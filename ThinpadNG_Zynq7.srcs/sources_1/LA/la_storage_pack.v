==> flow/design.v <==
module signal_sync (
    clk,
    data_in,
    data_out
);
parameter DATA_WIDTH = 1;
parameter SYNC_CYCLE = 1;
input logic clk;
input logic [DATA_WIDTH-1:0] data_in;
output logic [DATA_WIDTH-1:0] data_out;
logic [DATA_WIDTH-1:0] data_buf[0:SYNC_CYCLE-1];
assign data_out = data_buf[SYNC_CYCLE-1];
integer i;
always_ff @(posedge clk) begin : proc_sync
    begin
        for (i = 0; i < SYNC_CYCLE-1; i=i+1) begin : loop
            data_buf[i+1] <= data_buf[i];
        end
        data_buf[0] <= data_in;
    end
end
endmodule
module gen_tlast (
    input wire clk,     
    input wire rst_n,   
    input wire sample_en,
    input wire[31:0] sample_cnt_reload,
    input wire tready,
    input wire tvalid,
    output wire tlast
);
reg [31:0] sample_counter;
assign tlast = (sample_counter == 1);
always @(posedge clk or negedge rst_n) begin : proc_sample_counter
    if(~rst_n) begin
        sample_counter <= 0;
    end else if(~sample_en) begin
        sample_counter <= sample_cnt_reload;
    end else if(tready & tvalid) begin 
        sample_counter <= tlast ? sample_cnt_reload : sample_counter-1;
    end
end
endmodule
module la_storage_pack (
            la_fifo_aresetn,
            la_storage_axis_tdata,
            la_storage_axis_tlast,
            la_storage_axis_tvalid,
            la_overflow,
            clk,
            rst_n,
            la_storage_axis_tready,
            lock_level,
            acq_data,
            acq_data_valid,
            ctl_storage_enable,
            ctl_clear_overflow,
            ctl_sample_cnt);
input wire clk;
input wire rst_n;
output reg la_fifo_aresetn;
output wire [255:0]la_storage_axis_tdata;
output wire la_storage_axis_tlast;
output reg la_storage_axis_tvalid;
input wire la_storage_axis_tready;
input wire[2:0]  lock_level;
input wire[48+3-1:0] acq_data;
input wire acq_data_valid;
input wire ctl_storage_enable;
input wire ctl_clear_overflow;
input wire[17:0] ctl_sample_cnt;
reg[48+3-1:0] acq_data_dly1;
reg acq_data_valid_dly1;
reg[4:0] selector;
reg [51*5-1:0]tmp_data;
output reg la_overflow;
wire ctl_storage_enable_sync;
wire ctl_clear_overflow_sync;
wire[17:0] ctl_sample_cnt_sync;
assign la_storage_axis_tdata = {1'b0,tmp_data};
signal_sync #(
    .DATA_WIDTH(2), 
    .SYNC_CYCLE(2)
) sync_control(
    .clk     (clk),
    .data_in ({ctl_clear_overflow,ctl_storage_enable}),
    .data_out({ctl_clear_overflow_sync,ctl_storage_enable_sync})
);
signal_sync #(
    .DATA_WIDTH(18), 
    .SYNC_CYCLE(2)
) sync_cnt(
    .clk     (clk),
    .data_in (ctl_sample_cnt),
    .data_out(ctl_sample_cnt_sync)
);
gen_tlast tl(
    .rst_n            (rst_n),
    .sample_en        (ctl_storage_enable_sync),
    .sample_cnt_reload({14'b0,ctl_sample_cnt_sync}),
    .tready           (la_storage_axis_tready),
    .tvalid           (la_storage_axis_tvalid),
    .tlast            (la_storage_axis_tlast),
    .clk              (clk)
);
always @(posedge clk or negedge rst_n) begin : proc_acq_data_dly1
    if(~rst_n) begin
        acq_data_dly1 <= 0;
        acq_data_valid_dly1 <= 0;
    end else begin
        acq_data_dly1 <= acq_data;
        acq_data_valid_dly1 <= ctl_storage_enable_sync & acq_data_valid & (acq_data[2:0] != 0);  
    end
end
always @(posedge clk or negedge rst_n) begin : proc_la_fifo_aresetn
    if(~rst_n) begin
        la_fifo_aresetn <= 0;
    end else begin
        la_fifo_aresetn <= ctl_storage_enable_sync;
    end
end
always @(posedge clk or negedge rst_n) begin : proc_selector
    if(~rst_n) begin
        selector <= 5'b1;
    end else if(!ctl_storage_enable_sync) begin
        selector <= 5'b1;
    end else if(acq_data_valid_dly1) begin
        selector <= {selector[3:0],selector[4]};
    end
end
always @(posedge clk or negedge rst_n) begin : proc_tvalid
    if(~rst_n) begin
        la_storage_axis_tvalid <= 0;
    end else begin
        la_storage_axis_tvalid <= acq_data_valid_dly1 & selector[4];
    end
end
always @(posedge clk or negedge rst_n) begin : proc_la_overflow
    if(~rst_n) begin
        la_overflow <= 0;
    end else if(ctl_clear_overflow_sync)begin
        la_overflow <= 0;
    end else if(la_storage_axis_tvalid && ~la_storage_axis_tready) begin
        la_overflow <= 1;
    end
end
integer i;
always @(posedge clk or negedge rst_n) begin : proc_tdata
    if(~rst_n) begin
        tmp_data <= 0;
    end else if(acq_data_valid_dly1) begin
        for (i = 0; i < 5; i=i+1) begin
            if(selector[i])
                tmp_data[51*i +: 51] <= acq_data_dly1;
        end
    end
end
endmodule
From RTL to reports: la_storage_pack
Tool output for the design above, in the order of the flow.
Line numbers count from 1 in the design file above.
Operators carry their Yosys type and port widths (W data, S select, Z words).
Library cell names are shortened.
{"block": "inputs", "top_module": "la_storage_pack", "clock": "clk", "cell_library": "sky130hd", "corner": "tt_025C_1v80"}

Word level
Yosys after proc, flatten, opt, wreduce and memory -nomap, before mapping. Print and check cells are not counted. Equal cells are merged and count once.
{"block": "bits", "regBits": 387, "input_bits": 78, "out_inout_bits": 260}
{"block": "classes", "n_addsub": 1, "eq_ne": 3, "muxes": 7, "bitwise": 5, "n_reduce_logical": 8}
{"block": "ops", "op": "$mux W32", "n": 3}
{"block": "ops", "op": "$sub A32 B1 Y32 const B", "n": 1}
{"block": "ops", "op": "$eq A32 B1 Y1 const B", "n": 1}
{"block": "ops", "op": "$reduce_and A2 Y1", "n": 5}
{"block": "ops", "op": "$mux W5", "n": 2}
{"block": "ops", "op": "$and A1 B1 Y1", "n": 4}
{"block": "ops", "op": "$reduce_bool A3 Y1", "n": 1}
{"block": "ops", "op": "$ne A2 B1 Y1 const B", "n": 1}
{"block": "ops", "op": "$ne A2 B2 Y1 const B", "n": 1}
{"block": "ops", "op": "$reduce_bool A2 Y1", "n": 1}
{"block": "ops", "op": "$mux W1", "n": 2}
{"block": "ops", "op": "$logic_and A1 B1 Y1", "n": 1}
{"block": "ops", "op": "$not A1 Y1", "n": 1}

Longest topological paths
Depth = most cells in a row (Yosys ltp): at word level without a register or memory, in the mapped netlist without a sequential cell, where the memories' decode and read muxes count.
{"block": "logic_depth", "ltp_word": 4, "abc_area": 0, "ltp_mapped": 8, "depth_no_buf": 7}

After synthesis
Yosys stat after the flow's synthesis: flattened, memories mapped to cells. It holds for the ABC_AREA given above (unset counts as 0); a run with the other value may have another netlist.
{"block": "mapped", "cell_count": 921, "yosys_area_um2": 14010.9, "seq_area_um2": 9485.3, "flip_flops": 387}
{"block": "by_type", "cell_type": "dfrtp_1", "n": 346, "type_area_um2": 8.66E+03}
{"block": "by_type", "cell_type": "mux2_2", "n": 257, "type_area_um2": 2.89E+03}
{"block": "by_type", "cell_type": "dfxtp_1", "n": 40, "type_area_um2": 800.768}
{"block": "by_type", "cell_type": "a21oi_1", "n": 28, "type_area_um2": 140.134}
{"block": "by_type", "cell_type": "clkbuf_1", "n": 30, "type_area_um2": 112.608}
{"block": "by_type", "cell_type": "nor2_1", "n": 27, "type_area_um2": 101.347}
{"block": "by_type", "cell_type": "nand2_1", "n": 26, "type_area_um2": 97.594}
{"block": "by_type", "cell_type": "nand4_1", "n": 11, "type_area_um2": 68.816}
{"block": "by_type", "cell_type": "a211oi_2", "n": 5, "type_area_um2": 62.56}
{"block": "by_type", "cell_type": "nor3_1", "n": 12, "type_area_um2": 60.058}
{"block": "by_type", "cell_type": "o21ai_0", "n": 11, "type_area_um2": 55.053}
{"block": "by_type", "cell_type": "or4_1", "n": 7, "type_area_um2": 52.55}
{"block": "by_type", "cell_type": "nand2b_1", "n": 8, "type_area_um2": 50.048}
{"block": "by_type", "cell_type": "nor4_1", "n": 7, "type_area_um2": 43.792}
{"block": "by_type", "cell_type": "buf_1", "n": 11, "type_area_um2": 41.29}
{"block": "by_type", "cell_type": "mux2i_1", "n": 4, "type_area_um2": 40.038}
{"block": "by_type", "cell_type": "nor4_2", "n": 3, "type_area_um2": 37.536}
{"block": "by_type", "cell_type": "or3_1", "n": 6, "type_area_um2": 37.536}
Not listed: further types 48, cells in them 82.
By module: a second synthesis without flattening, with its own total; a netlist apart from the flattened one above.
{"block": "hier_totals", "cells_unflattened": 937, "hier_area_um2": 14332.5}
Rows give one instance, submodules left out.
{"block": "by_module", "mod": "la_storage_pack", "instances": 1, "n_cells": 618, "mod_area_um2": 11182.0}
{"block": "by_module", "mod": "gen_tlast", "instances": 1, "n_cells": 279, "mod_area_um2": 2349.8}
{"block": "by_module", "mod": "signal_sync", "instances": 1, "n_cells": 36, "mod_area_um2": 720.7}
{"block": "by_module", "mod": "signal_sync", "instances": 1, "n_cells": 4, "mod_area_um2": 80.1}

Timing after synthesis
Source: OpenSTA report_checks on the synthesized netlist (no wires, ideal clock, input and output delay 20% of the period each), path of least setup slack; recovery checks are left aside. Register names are those of the netlist, which keeps one name where synthesis merged equal registers.
{"block": "synth_path", "path_kind": "register to register", "from": "reg tl.sample_counter[20]", "to": "reg tl.sample_counter[28]", "period_ns": 2.62, "setup_ns": 0.121, "t_first_pin_ns": 0.000, "arrival_ns": 2.323, "slack_ns": 0.176, "delay_ns": 2.444, "path_stages": 7, "synth_period_reached_ns": 2.444}
"delay_ns" = arrival - input delay + setup time.
"path_stages": output pins that drive a net of the path, with the launching flip-flop's if there is one; two outputs of one cell count as two.
"synth_period_reached_ns" = period - worst setup slack (recovery checks aside). The figure is calculated, with input and output delays left at 20% of the set period.
The rows between start and end are the longest chain of elaborated cells between them; the timing report does not say that the signal goes this way. Where chains are equally long, one stands for them.
Each line given opens the expression or statement behind the cell; cells for indexed reads and writes are added by Yosys, which also makes memories of some case tables.
At most two assigning lines are given for a register; there are more.
{"block": "synth_via", "cell_sequence": "dfrtp_1 -> or4_1 -> or3_4 -> nor4_4 -> nor2_2 -> buf_6 -> a22o_1", "elab_chain_cells": 4}
{"block": "synth_rtl", "item": "start, declared", "line": 32, "rtl": "reg [31:0] sample_counter;"}
{"block": "synth_rtl", "item": "start, assigned", "line": 38, "rtl": "sample_counter <= sample_cnt_reload;"}
{"block": "synth_rtl", "item": "start, assigned", "line": 40, "rtl": "sample_counter <= tlast ? sample_cnt_reload : sample_counter-1;"}
{"block": "synth_rtl", "item": "$eq A32 B1 Y1", "line": 33, "rtl": "assign tlast = (sample_counter == 1);"}
{"block": "synth_rtl", "item": "$mux W32", "line": 40}
{"block": "synth_rtl", "item": "$mux W32", "line": 39, "rtl": "end else if(tready & tvalid) begin"}
{"block": "synth_rtl", "item": "$mux W32", "line": 37, "rtl": "end else if(~sample_en) begin"}
{"block": "synth_rtl", "item": "end, assigned", "line": 38}
{"block": "synth_rtl", "item": "end, assigned", "line": 40}
{"block": "synth_rtl", "item": "end, declared", "line": 32}
Nets of the timed path that keep an RTL name, with a line that drives or declares them; the list need not be complete.
{"block": "synth_named_nets", "signal": "la_storage_axis_tlast", "line": 33}

Timing after layout
Path of least setup slack in the final report of flow run 1 (OpenROAD, finished layout, wires in). Where an end is a register, its clock arrival counts in the times.
{"block": "layout_path", "path_kind": "register to output", "from": "reg tl.sample_counter[6]", "to": "out la_storage_axis_tlast", "period_ns": 2.45, "t_first_pin_ns": 0.57, "arrival_ns": 2.42, "slack_ns": -0.46, "path_stages": 6}
The rows between start and end are the longest chain of elaborated cells between them; the timing report does not say that the signal goes this way. Where chains are equally long, one stands for them.
At most two assigning lines are given for a register; there are more.
{"block": "layout_via", "cell_sequence": "dfrtp_1 -> nor4_1 -> buf_4 -> nand4_1 -> nor4_4 -> buf_2", "elab_chain_cells": 1}
{"block": "layout_rtl", "item": "start, declared", "line": 32, "rtl": "reg [31:0] sample_counter;"}
{"block": "layout_rtl", "item": "start, assigned", "line": 38, "rtl": "sample_counter <= sample_cnt_reload;"}
{"block": "layout_rtl", "item": "start, assigned", "line": 40, "rtl": "sample_counter <= tlast ? sample_cnt_reload : sample_counter-1;"}
{"block": "layout_rtl", "item": "$eq A32 B1 Y1", "line": 33, "rtl": "assign tlast = (sample_counter == 1);"}
{"block": "layout_rtl", "item": "end, declared", "line": 63, "rtl": "output wire la_storage_axis_tlast;"}

Subject: la_storage_pack on sky130hd, stored results

Hello all,

Measured results for la_storage_pack: 2 stored runs of the Yosys and OpenROAD flow on sky130hd. The settings differ; the order carries no meaning. The constraints put input and output delay at 20% of the set period each and load the outputs with 0.01 pF.
By "period_reached_ns" is meant the clock period of the run minus its worst setup slack. This is arithmetic on one report: input and output delays are still those of the set period (20% each).
"critical_path_time_ns": the worst setup path's part of the clock period (all of it between registers, 20% less for each end at a port) less its slack. A launch clock that arrives late makes it longer, a capture clock that arrives late makes it shorter.

Flow run 1
==> flow/run.sh <==
#!/bin/bash
# the make line also repeats the synthesis and layout settings of config.mk as NAME=value (left out here)
make -C /OpenROAD-flow-scripts/flow DESIGN_CONFIG=/design/flow/config.mk WORK_HOME=/design/flow/orfs CLKGATE_MAP_FILE= finish
==> flow/config.mk <==
export PLATFORM = sky130hd
export DESIGN_NAME = la_storage_pack
export DESIGN_NICKNAME = la_storage_pack
export VERILOG_FILES = /design/flow/design.v
export SDC_FILE = /design/flow/constraint.sdc
export NUM_CORES = 4
export LEC_CHECK = 0
export ABC_AREA = 0
export CAP_MARGIN = 40
export CELL_PAD_IN_SITES_DETAIL_PLACEMENT = 1
export CORE_MARGIN = 5
export CORE_UTILIZATION = 30
export CTS_CLUSTER_DIAMETER = 394
export CTS_CLUSTER_SIZE = 84
export GPL_ROUTABILITY_DRIVEN = 1
export MAX_ROUTING_LAYER = met4
export SETUP_SLACK_MARGIN = 0.53
export SLEW_MARGIN = 5
==> flow/constraint.sdc <==
create_clock -name core_clock -period 2.45 [get_ports {clk}]
set_input_delay 0.4900 -clock core_clock [delete_from_list [all_inputs] [get_ports {clk}]]
set_output_delay 0.4900 -clock core_clock [all_outputs]
set_load 0.01 [all_outputs]

==> results of flow run 1, as JSON <==
{
  "synth_chip_area_um2": 14010.9,
  "design.die.area_um2": 51125.7,
  "cell_area_final_um2": 19203.4,
  "finalUtil_frac": 0.414,
  "setup_worst_slack_ns": -0.461,
  "total_negative_slack_ns": -0.475,
  "period_reached_ns": 2.911,
  "critical_path_time_ns": 2.42,
  "worst_path_kind": "register to output"
}

Flow run 2
==> flow/run.sh <==
#!/bin/bash
# the make line also repeats the synthesis and layout settings of config.mk as NAME=value (left out here)
make -C /OpenROAD-flow-scripts/flow DESIGN_CONFIG=/design/flow/config.mk WORK_HOME=/design/flow/orfs CLKGATE_MAP_FILE= finish
==> flow/config.mk <==
export PLATFORM = sky130hd
export DESIGN_NAME = la_storage_pack
export DESIGN_NICKNAME = la_storage_pack
export VERILOG_FILES = /design/flow/design.v
export SDC_FILE = /design/flow/constraint.sdc
export NUM_CORES = 4
export LEC_CHECK = 0
export ABC_AREA = 0
export CAP_MARGIN = 20
export CELL_PAD_IN_SITES_DETAIL_PLACEMENT = 2
export CORE_MARGIN = 2
export CORE_UTILIZATION = 33
export GPL_TIMING_DRIVEN = 0
export MAX_ROUTING_LAYER = met4
export MIN_ROUTING_LAYER = met1
export PLACE_DENSITY_LB_ADDON = 0.04
export SLEW_MARGIN = 20
==> flow/constraint.sdc <==
create_clock -name core_clock -period 4.01 [get_ports {clk}]
set_input_delay 0.8020 -clock core_clock [delete_from_list [all_inputs] [get_ports {clk}]]
set_output_delay 0.8020 -clock core_clock [all_outputs]
set_load 0.01 [all_outputs]

==> results of flow run 2, as JSON <==
{
  "synth_chip_area_um2": 14010.9,
  "design.die.area_um2": 44121.0,
  "cell_area_final_um2": 19491.2,
  "finalUtil_frac": 0.465,
  "setup_worst_slack_ns": 0.244,
  "total_negative_slack_ns": 0.000,
  "period_reached_ns": 3.766,
  "critical_path_time_ns": 2.96,
  "worst_path_kind": "register to output"
}

Thanks
